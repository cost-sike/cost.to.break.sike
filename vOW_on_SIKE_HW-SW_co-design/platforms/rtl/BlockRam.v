==> flow/design.v <==
 (* use_dsp = "no" *) module multiplier
#(
    parameter WIDTH_IN = 64 
  )
 (
  input  wire                   clk,
  input  wire  [WIDTH_IN-1:0]   a,
  input  wire  [WIDTH_IN-1:0]   b,
  output wire  [2*WIDTH_IN-1:0] p
  );
 assign p = a*b;
endmodule  
module BlockRam
#(
  parameter DATA_WIDTH = 10,
  parameter ADDR_WIDTH = 8
)
(
  input  wire                  clk,
  input  wire [DATA_WIDTH-1:0] din,
  input  wire [ADDR_WIDTH-1:0] addr,
  input  wire                  we,
  output reg  [DATA_WIDTH-1:0] dout
);
  localparam SIZE = 2**ADDR_WIDTH;
  reg [DATA_WIDTH-1:0] mem [0:SIZE-1];
  always @ (posedge clk)
  begin
    if (we)
      mem[addr] <= din;
  end
  always @ (posedge clk)
  begin
    dout <= mem[addr];
  end
endmodule
* Tool chain data of BlockRam
What the tools print for BlockRam, step after step.
Line numbers count from 1 in the design file above.
Operators: Yosys type, input widths -> output width; for muxes data width and select width s.
Cell names lack the library's common part.
A cell with n/a has no value.
- Top :: BlockRam
- Clock input :: clk
- Library :: sky130hd
- Timing corner :: tt_025C_1v80

* Elaborated design
Source: Yosys, flattened and elaborated, memories not mapped. Widths are those after wreduce; folded enables and synchronous resets count as part of the registers. Registers that Yosys merges into a memory's read port (data or address) are not register bits. Print and check cells do not count. Equal cells are merged and count once.
Yosys's memory passes give these memory sizes; they may raise the number of words (mostly to a power of two), join words into wider ones and drop unused or constant bits.
- Register bits after elaboration :: 0
- Bits in writable memories :: 2560
- Word width x clocked read ports :: 10
- Memory cells :: 1
- Input bits :: 20
- Output and inout bits :: 10
- Cells after elaboration :: 4
** Memories
- mem :: depth 256, bits a word 10, read ports 1, write ports 1, RTL line 26 : reg [DATA_WIDTH-1:0] mem [0:SIZE-1];
- Mux-type cells :: 3
** Operator list (count)
- $mux 10 :: 1
- $mux 8 :: 1
- $mux 1 :: 1

* Longest topological paths
Depth = most cells in a row (Yosys ltp): at word level without a register or memory, in the mapped netlist without a sequential cell, where the memories' decode and read muxes count.
- Word-level depth :: 1
- ABC_AREA :: 0
- Gate-level depth with buffers :: 9
- Gate-level depth less buffers :: 5

* Synthesis result
Source: synth_stat.txt of the flow (Yosys; design flattened, memories mapped). It holds for the ABC_AREA given above (unset counts as 0); a run with the other value may have another netlist.
** Cell types
- edfxtp_1 :: count 2560, total area 7.69E+04 µm²
- mux4_2 :: count 640, total area 1.44E+04 µm²
- a22oi_1 :: count 320, total area 2.4E+03 µm²
- nor2_1 :: count 232, total area 870.835 µm²
- a21oi_1 :: count 160, total area 800.768 µm²
- clkbuf_1 :: count 178, total area 668.141 µm²
- o41ai_1 :: count 40, total area 350.336 µm²
- buf_2 :: count 52, total area 260.25 µm²
- dfxtp_1 :: count 10, total area 200.192 µm²
- nor3_1 :: count 30, total area 150.144 µm²
- buf_4 :: count 16, total area 120.115 µm²
- nand2_1 :: count 28, total area 105.101 µm²
- buf_1 :: count 24, total area 90.086 µm²
- nand3_1 :: count 13, total area 65.062 µm²
- nand4_1 :: count 10, total area 62.56 µm²
- buf_6 :: count 5, total area 56.304 µm²
- nor2b_1 :: count 7, total area 43.792 µm²
- nand2b_1 :: count 6, total area 37.536 µm²
Other cell types: 5; their cells: 7.
- Mapped cells :: 4338
- Mapped area :: 97612.4 µm²
- Sequential area :: 77073.9 µm²
- Mapped flip-flops :: 2570
- Buffers :: 275

* Worst setup path after synthesis
OpenSTA on the mapped netlist: ideal clock, no wires. The path of least setup slack (recovery checks aside). Input and output delay are each 20% of the period. Register names are those of the netlist, which keeps one name where synthesis merged equal registers.
- Path kind :: input -> register
- From :: input addr[1]
- To :: memory mem[107][0]
- Period :: 3.62 ns
- External input delay :: 0.724 ns
- Library setup time :: 0.376 ns
- Launch time at the first pin :: 0.724 ns
- Arrival time :: 2.651 ns
- Data required time :: 3.244 ns
- Path slack :: 0.593 ns
- Path delay :: 2.303 ns
- Stages :: 9
- Buffers on the path :: 5
- Period reached after synthesis :: 3.027 ns
"path delay" is the arrival time less input delay plus setup time.
"stages" counts driving pins, that of a launching flip-flop among them; a cell with two outputs on the path counts twice.
"period reached after synthesis" is the clock period less the worst setup slack; recovery checks do not enter. This is arithmetic on one report: input and output delays are still those of the set period (20% each).
The rows between start and end are the longest chain of elaborated cells between them; the timing report does not say that the signal goes this way. Where chains are equally long, one stands for them.
A line is the first line of the expression or statement that the cell stems from. Yosys adds cells for indexed reads and writes and turns some case tables into memories.
- Path through :: clkbuf_1 > clkbuf_1 > buf_2 > nand2_1 > clkbuf_1 > nor2_1 > nand2_1 > clkbuf_1 > nor2_1
- Cells in the longest elaborated chain :: 1
- Elaborated cells between the ends (all ways) :: 1
- Source lines of those cells :: 1
- Those cells by class :: mux (1)
** Ends and longest elaborated chain, after synthesis
- start: declaration :: RTL line 21 : input  wire [ADDR_WIDTH-1:0] addr,
- $mux 8 :: RTL line 29 : if (we)
- end: declaration :: RTL line 26 : reg [DATA_WIDTH-1:0] mem [0:SIZE-1];

* Worst path after layout
From the final timing report of record 1: the path of least setup slack in the routed layout; clock arrival at registers is part of the times.
- Path kind :: input -> register
- From :: input addr[0]
- To :: register dout[3]
- Period :: 2.35 ns
- External input delay :: 0.47 ns
- Library setup time :: 0.14 ns
- Launch time at the first pin :: 0.47 ns
- Arrival time :: 3.27 ns
- Data required time :: 3.11 ns
- Path slack :: -0.16 ns
- Stages :: 12
- Buffers on the path :: 7
- Path through :: buf_16 > clkbuf_16 > buf_4 > buf_4 > mux4_2 > a22oi_2 > buf_4 > a21oi_2 > buf_4 > o41ai_4 > buf_12 > nand4_1
** Ends and longest elaborated chain, post-layout
- start: declaration :: RTL line 21 : input  wire [ADDR_WIDTH-1:0] addr,
- end: declaration :: RTL line 23 : output reg  [DATA_WIDTH-1:0] dout
No chain of elaborated cells between the ends is given.

==> runs of BlockRam <==
Stored flow runs of BlockRam (2 of them; Yosys, OpenROAD, sky130hd). They differ in their settings and are not a sequence. Constraints: input delay and output delay 20% of the set period each, output load 0.01 pF.
"period achieved" is the run's clock period less its worst setup slack. It is reckoned from that one timing run; input and output delays stay at 20% of the period that was set.
By "critical path time" is meant the share of the clock period that the worst setup path is allowed (20% is reserved at inputs, 20% at outputs), minus its slack. Clock arrival times at its registers enter into it.
"total power after layout" is the tool's figure for a default switching activity; nothing was simulated.

* Record 1
** Files
==> flow/run.sh <==
#!/bin/bash
# the make line also repeats the synthesis and layout settings of config.mk as NAME=value (left out here)
make -C /OpenROAD-flow-scripts/flow DESIGN_CONFIG=/design/flow/config.mk WORK_HOME=/design/flow/orfs CLKGATE_MAP_FILE= finish
==> flow/config.mk <==
export PLATFORM = sky130hd
export DESIGN_NAME = BlockRam
export DESIGN_NICKNAME = BlockRam
export VERILOG_FILES = /design/flow/design.v
export SDC_FILE = /design/flow/constraint.sdc
export NUM_CORES = 4
export LEC_CHECK = 0
export CAP_MARGIN = 30
export CELL_PAD_IN_SITES_DETAIL_PLACEMENT = 2
export CORE_ASPECT_RATIO = 0.59
export CORE_MARGIN = 2
export CORE_UTILIZATION = 18
export CTS_CLUSTER_DIAMETER = 103
export SETUP_SLACK_MARGIN = 0.43
export SLEW_MARGIN = 20
export TNS_END_PERCENT = 45
==> flow/constraint.sdc <==
create_clock -name core_clock -period 2.35 [get_ports {clk}]
set_input_delay 0.4700 -clock core_clock [delete_from_list [all_inputs] [get_ports {clk}]]
set_output_delay 0.4700 -clock core_clock [all_outputs]
set_load 0.01 [all_outputs]
** Results
- Utilization of the finished layout :: 23.6 %
- Period achieved :: 2.512 ns
- Critical path time :: 2.04 ns
- Worst path kind :: input -> register
- Full die area :: 548401.0 µm²
- Chip area in the Yosys report :: 97612.4 µm²
- Total power after layout :: 0.092646 W
- Worst setup slack after layout :: -0.162 ns
- Sum of negative setup slack :: -0.525 ns

* Record 2
** Files
==> flow/run.sh <==
#!/bin/bash
# the make line also repeats the synthesis and layout settings of config.mk as NAME=value (left out here)
make -C /OpenROAD-flow-scripts/flow DESIGN_CONFIG=/design/flow/config.mk WORK_HOME=/design/flow/orfs CLKGATE_MAP_FILE= finish
==> flow/config.mk <==
export PLATFORM = sky130hd
export DESIGN_NAME = BlockRam
export DESIGN_NICKNAME = BlockRam
export VERILOG_FILES = /design/flow/design.v
export SDC_FILE = /design/flow/constraint.sdc
export NUM_CORES = 4
export LEC_CHECK = 0
export CAP_MARGIN = 20
export CORE_MARGIN = 2
export CORE_UTILIZATION = 40
export SLEW_MARGIN = 20
==> flow/constraint.sdc <==
create_clock -name core_clock -period 1.77 [get_ports {clk}]
set_input_delay 0.3540 -clock core_clock [delete_from_list [all_inputs] [get_ports {clk}]]
set_output_delay 0.3540 -clock core_clock [all_outputs]
set_load 0.01 [all_outputs]
** Results
- Worst setup slack after layout :: -0.534 ns
- Total power after layout :: 0.130422 W
- Utilization of the finished layout :: 51.2 %
- Full die area :: 247999.0 µm²
- Critical path time :: 2.30 ns
- Worst path kind :: register -> register
- Period achieved :: 2.304 ns
- Chip area in the Yosys report :: 97612.4 µm²
- Sum of negative setup slack :: -4.228 ns
